==> flow/design.v <==
`default_nettype none
module Decoder
#(parameter WIDTH = 8)
(input logic [$clog2(WIDTH)-1:0] I, 
input logic en,
output logic [WIDTH-1:0] D);
    always_comb begin
        if(en) 
            D = 1 << I;
        else 
            D = '0;
    end
endmodule: Decoder
module BarrelShifter
(input logic [15:0] V,
input logic [3:0] by,
output logic [15:0] S);
    assign S = V << by;
endmodule: BarrelShifter
module Multiplexer
#(parameter WIDTH = 8)
(input logic [WIDTH-1:0] I,
input logic [$clog2(WIDTH)-1:0] S,
output logic Y);
    assign Y = I[S];
endmodule: Multiplexer
module Mux2to1
#(parameter WIDTH = 8)
(input logic [WIDTH-1:0]I0,
input logic [WIDTH-1:0]I1,
input logic S,
output logic [WIDTH-1:0]Y);
    assign Y = S ? I1 : I0;
endmodule: Mux2to1
module MagComp
#(parameter WIDTH = 8)
(input logic [WIDTH-1:0] A,
input logic [WIDTH-1:0] B,
output logic AltB, AeqB, AgtB);
    assign AltB = A < B;
    assign AeqB = A == B;
    assign AgtB = A > B;
endmodule: MagComp
module Comparator
#(parameter WIDTH = 4)
(input logic [WIDTH-1:0] A,
input logic [WIDTH-1:0] B,
output logic AeqB);
    assign AeqB = A == B;
endmodule: Comparator
module Adder
#(parameter WIDTH = 8)
(input logic [WIDTH-1:0]A,
input logic [WIDTH-1:0]B,
input logic cin,
output logic [WIDTH-1:0]sum,
output logic cout);
    assign {cout, sum} = A + B + cin;
endmodule: Adder
module Subtracter
#(parameter WIDTH = 8)
(input logic [WIDTH-1:0]A,
input logic [WIDTH-1:0]B,
input logic bin,
output logic [WIDTH-1:0]diff,
output logic bout);
    assign {bout, diff} = A - B - bin;
endmodule: Subtracter
module DFlipFlop(
  output logic Q,
  input logic D, clock, reset_L, preset_L);
  always_ff @(posedge clock, negedge reset_L, negedge preset_L)
    if (reset_L == 1'b0)
      Q <= 0;
    else if (preset_L == 1'b0)
      Q <= 1;
    else
      Q <= D;
endmodule: DFlipFlop
module Register
#(parameter WIDTH = 8)
(
    input logic [WIDTH-1:0] D,
    input logic en,
    input logic clock,
    input logic clear,
    output logic [WIDTH-1:0] Q
);
    always_ff @(posedge clock) 
        if (en)
            Q <= D;
        else if (clear)
            Q <= 0;
endmodule: Register
module Counter
#(parameter WIDTH = 4)
(
    input logic clock,
    input logic clear,
    input logic en,
    input logic load, 
    input logic up,
    input logic [WIDTH-1:0] D,
    output logic [WIDTH-1:0] Q
);
    always_ff @(posedge clock) 
        if (clear)
            Q <= 0;
        else
            if (en)
                if (load)
                    Q <= D;
                else
                    if (up)
                        Q <= Q + 1;
                    else
                        Q <= Q - 1;
endmodule: Counter
module Synchronizer
(
    input logic async,
    input logic clock,
    output logic sync
);
    always_ff @(posedge clock)
        sync <= async;
endmodule: Synchronizer
module ShiftRegisterSIPO
#(parameter WIDTH = 8)
(
    input logic en,
    input logic left,
    input logic serial,
    input logic clock,
    output logic [WIDTH-1:0] Q
);
    always_ff @(posedge clock)
        if (en)
            if (left)
                Q <= {Q[WIDTH-2:0], serial};
            else
                Q <= {serial, Q[WIDTH-1:1]};
endmodule: ShiftRegisterSIPO
module ShiftRegisterPIPO
#(parameter WIDTH = 8)
(
    input logic en,
    input logic left,
    input logic load,
    input logic [WIDTH-1:0] D,
    input logic clock,
    output logic [WIDTH-1:0] Q
);
    always_ff @(posedge clock)
        if (en)
            if (left)
                Q <= {Q[WIDTH-2:0], load};
            else
                Q <= {load, Q[WIDTH-1:1]};
endmodule: ShiftRegisterPIPO
module BarrelShiftRegister
#(parameter WIDTH = 8)
(
    input logic en,
    input logic [1:0] by,
    input logic [WIDTH-1:0] D,
    input logic clock,
    output logic [WIDTH-1:0] Q
);
    always_ff @(posedge clock)
        if (en)
            Q <= D << by;
endmodule: BarrelShiftRegister
module BusDriver
#(parameter WIDTH = 8)
(input logic [WIDTH-1:0] data,
input logic [WIDTH-1:0] buff,
input logic en,
output logic [WIDTH-1:0] bus);
    assign bus = (en) ? data : buff;
endmodule: BusDriver
module Memory
#(parameter DW = 16,
  parameter W = 256,
  parameter AW = $clog2(W))
(input logic re, we, clock,
 input logic [AW-1:0] addr,
 inout tri [DW-1:0] data);
    logic [DW-1:0] M[W];
    logic [DW-1:0] rData;
    assign data = (re) ? rData : 'bz;
    always_ff @(posedge clock)
        if (we)
            M[addr] <= data;
    always_comb
        rData = M[addr];
endmodule: Memory
From RTL to reports: Memory
Tool output for the design above, in the order of the flow.
Line numbers count from 1 in the design file above.
{ "setup": {"top_module": "Memory", "clk_port": "clock", "library": "sky130hd", "corner": "tt_025C_1v80"} }

Word level
Source: Yosys, flattened and elaborated, memories not mapped. Widths are those after wreduce; folded enables and synchronous resets count as part of the registers. Registers that Yosys merges into a memory's read port (data or address) are not register bits. Print and check cells do not count. Equal cells are merged and count once.
Memory sizes are those after Yosys's memory passes, which may raise the word count (mostly to a power of two), join words into wider ones and drop unused or constant bits.
{ "classes": {"mux": 4} }
{ "op_table": {"columns": ["cell", "n"], "rows": [
  ["16-bit 2-to-1 mux", 2],
  ["8-bit 2-to-1 mux", 1],
  ["1-bit 2-to-1 mux", 1]
]} }
{ "word_totals": {"output_inout_bits": 16, "ff_bits": 0, "word_cells": 5, "in_bits": 11, "mem_bits_rw": 4096, "mem_count": 1} }
{ "memory_table": {"columns": ["memory", "size", "word_bits", "rd", "write_ports", "line_no", "source"], "rows": [
  ["M", 256, 16, 1, 1, 189, "logic [DW-1:0] M[W];"]
]} }

Depth
Depth = most cells in a row (Yosys ltp): at word level without a register or memory, in the mapped netlist without a sequential cell, where the memories' decode and read muxes count.
{ "logic_depth": {"depth_word": 2, "abc_area": 0, "ltp_mapped": 10, "mapped_depth_nobuf": 5} }

After synthesis
The flow's flattened synthesis, as Yosys stat reports it; memories are mapped. The netlist is that of the ABC_AREA named above (0 if unset); the other value can give another one.
{ "by_type": {"columns": ["cell_type", "n", "type_area_um2"], "rows": [
  ["sky130_fd_sc_hd__edfxtp_1", 4096, 1.23E+05],
  ["sky130_fd_sc_hd__mux4_2", 1024, 2.31E+04],
  ["sky130_fd_sc_hd__a22oi_1", 512, 3.84E+03],
  ["sky130_fd_sc_hd__a21oi_1", 256, 1.28E+03],
  ["sky130_fd_sc_hd__clkbuf_1", 249, 934.646],
  ["sky130_fd_sc_hd__nor2_1", 232, 870.835],
  ["sky130_fd_sc_hd__o41ai_1", 64, 560.538],
  ["sky130_fd_sc_hd__buf_2", 76, 380.365],
  ["sky130_fd_sc_hd__buf_6", 25, 281.52],
  ["sky130_fd_sc_hd__buf_1", 54, 202.694],
  ["sky130_fd_sc_hd__nor3_1", 30, 150.144],
  ["sky130_fd_sc_hd__buf_4", 16, 120.115],
  ["sky130_fd_sc_hd__nand2_1", 28, 105.101],
  ["sky130_fd_sc_hd__nand4_1", 16, 100.096],
  ["sky130_fd_sc_hd__nand3_1", 13, 65.062],
  ["sky130_fd_sc_hd__nor2b_1", 7, 43.792],
  ["sky130_fd_sc_hd__nand2b_1", 6, 37.536],
  ["sky130_fd_sc_hd__and2_1", 3, 18.768]
]} }
Not listed: further types 3, cells in them 4.
{ "synth_totals": {"cell_count": 6711, "flip_flops": 4096, "mapped_area_um2": 155078.7} }

Path before layout
Path of least setup slack by OpenSTA after synthesis, without wires, with an ideal clock, recovery checks aside; 20% of the period is set as input and as output delay. Where synthesis merged equal registers, the netlist keeps one of their names.
{ "synth_path": {"path_type": "input -> register", "from": "in addr[0]", "to": "mem M[0][10]", "required_time_ns": 7.078, "n_path_buf": 3, "t_arrival_ns": 7.528, "path_delay_ns": 7.570, "setup_slack_ns": -0.451, "path_stages": 8, "clock_period_ns": 8.9, "setup_ns": 1.822, "synth_period_reached_ns": 9.351} }
"path_delay_ns" is the arrival time less input delay plus setup time.
"path_stages" counts driving pins, that of a launching flip-flop among them; a cell with two outputs on the path counts twice.
"synth_period_reached_ns" = period - worst setup slack (recovery checks aside). The figure is calculated, with input and output delays left at 20% of the set period.
The rows between start and end are the longest chain of elaborated cells between them; the timing report does not say that the signal goes this way. Where chains are equally long, one stands for them.
A line is the first line of the expression or statement that the cell stems from. Yosys adds cells for indexed reads and writes and turns some case tables into memories.
A memory read counts as a cell of the chain, while the word-level depth stops at memories.
Ways into the end's enable are left out, as the timed path ends at the data pin.
{ "synth_between": {"path_cell_list": "sky130_fd_sc_hd__clkbuf_1 > sky130_fd_sc_hd__clkbuf_1 > sky130_fd_sc_hd__buf_2 > sky130_fd_sc_hd__mux4_2 > sky130_fd_sc_hd__a22oi_1 > sky130_fd_sc_hd__a21oi_1 > sky130_fd_sc_hd__o41ai_1 > sky130_fd_sc_hd__nand4_1", "elab_chain_len": 3, "cone_cells": 3, "lines_between": 3} }
{ "synth_lines": {"columns": ["element", "line_no", "source"], "rows": [
  ["from (decl)", 187, "input logic [AW-1:0] addr,"],
  ["memory read 256 x 16 bit", 189, "logic [DW-1:0] M[W];"],
  ["16-bit 2-to-1 mux", 191, "assign data = (re) ? rData : 'bz;"],
  ["16-bit 2-to-1 mux", 193, "if (we)"],
  ["to (decl)", 189, null]
]} }

Path in the finished layout
From the final timing report of job 1: the path of least setup slack in the routed layout; clock arrival at registers is part of the times.
{ "layout_path": {"path_type": "input -> output", "from": "in addr[2]", "to": "out data[5]", "path_stages": 10, "clock_period_ns": 19.9, "required_time_ns": 15.92, "n_path_buf": 5, "t_arrival_ns": 9.19, "output_delay_ns": 3.98, "setup_slack_ns": 6.73} }
The rows between start and end are the longest chain of elaborated cells between them; the timing report does not say that the signal goes this way. Where chains are equally long, one stands for them.
A memory read counts as a cell of the chain, while the word-level depth stops at memories.
{ "layout_between": {"path_cell_list": "sky130_fd_sc_hd__clkdlybuf4s50_1 > sky130_fd_sc_hd__nor2_4 > sky130_fd_sc_hd__buf_4 > sky130_fd_sc_hd__buf_4 > sky130_fd_sc_hd__a22oi_1 > sky130_fd_sc_hd__a21oi_1 > sky130_fd_sc_hd__o41ai_2 > sky130_fd_sc_hd__buf_4 > sky130_fd_sc_hd__nand4_1 > sky130_fd_sc_hd__buf_12", "elab_chain_len": 2, "cone_cells": 2, "lines_between": 2} }
{ "layout_lines": {"columns": ["element", "line_no", "source"], "rows": [
  ["from (decl)", 187, "input logic [AW-1:0] addr,"],
  ["memory read 256 x 16 bit", 189, "logic [DW-1:0] M[W];"],
  ["16-bit 2-to-1 mux", 191, "assign data = (re) ? rData : 'bz;"],
  ["to (decl)", 188, "inout tri [DW-1:0] data);"]
]} }

Stored flow runs of Memory (2 of them; Yosys, OpenROAD, sky130hd). They differ in their settings and are not a sequence. Constraints: input delay and output delay 20% of the set period each, output load 0.01 pF.
By "achieved clock period (ns)" is meant the clock period of the run minus its worst setup slack. This is arithmetic on one report: input and output delays are still those of the set period (20% each).
"worst setup path time (ns)" means the part of the period allowed to the worst setup path (the constraints hold back 20% at inputs and 20% at outputs) less its slack; where the path has registers, the arrival times of their clocks count too.
"finish__power__total": no workload was simulated; the value follows from the tool's default switching activity.

settings of job 1
{
  "period_ns": 19.9,
  "CORE_UTILIZATION": 33,
  "SETUP_SLACK_MARGIN": 0.88,
  "CORE_MARGIN": 10,
  "CELL_PAD_IN_SITES_GLOBAL_PLACEMENT": 1,
  "CTS_CLUSTER_DIAMETER": 238,
  "SLEW_MARGIN": 35,
  "CAP_MARGIN": 20
}
report of job 1
yosys chip area after synthesis (um^2): 155078.7
finish__design__die__area: 497758.0
finish__design__instance__area__stdcell: 178830.0
finish__design__instance__utilization: 0.3822
finish__timing__setup__ws: 6.729
finish__timing__setup__tns: 0.000
finish__timing__hold__ws: 1.473
finish__power__total: 1.855e-02
achieved clock period (ns): 13.171
worst setup path time (ns): 5.21
worst setup path kind: input -> output

settings of job 2
{
  "period_ns": 11.9,
  "SETUP_SLACK_MARGIN": -1.01,
  "CAP_MARGIN": 20,
  "CORE_MARGIN": 2,
  "CORE_UTILIZATION": 40,
  "SLEW_MARGIN": 20
}
report of job 2
yosys chip area after synthesis (um^2): 155078.7
finish__design__die__area: 392696.0
finish__design__instance__area__stdcell: 177421.0
finish__design__instance__utilization: 0.4600
finish__timing__setup__ws: 2.675
finish__timing__setup__tns: 0.000
finish__timing__hold__ws: 1.348
finish__power__total: 3.006e-02
achieved clock period (ns): 9.225
worst setup path time (ns): 4.47
worst setup path kind: input -> output
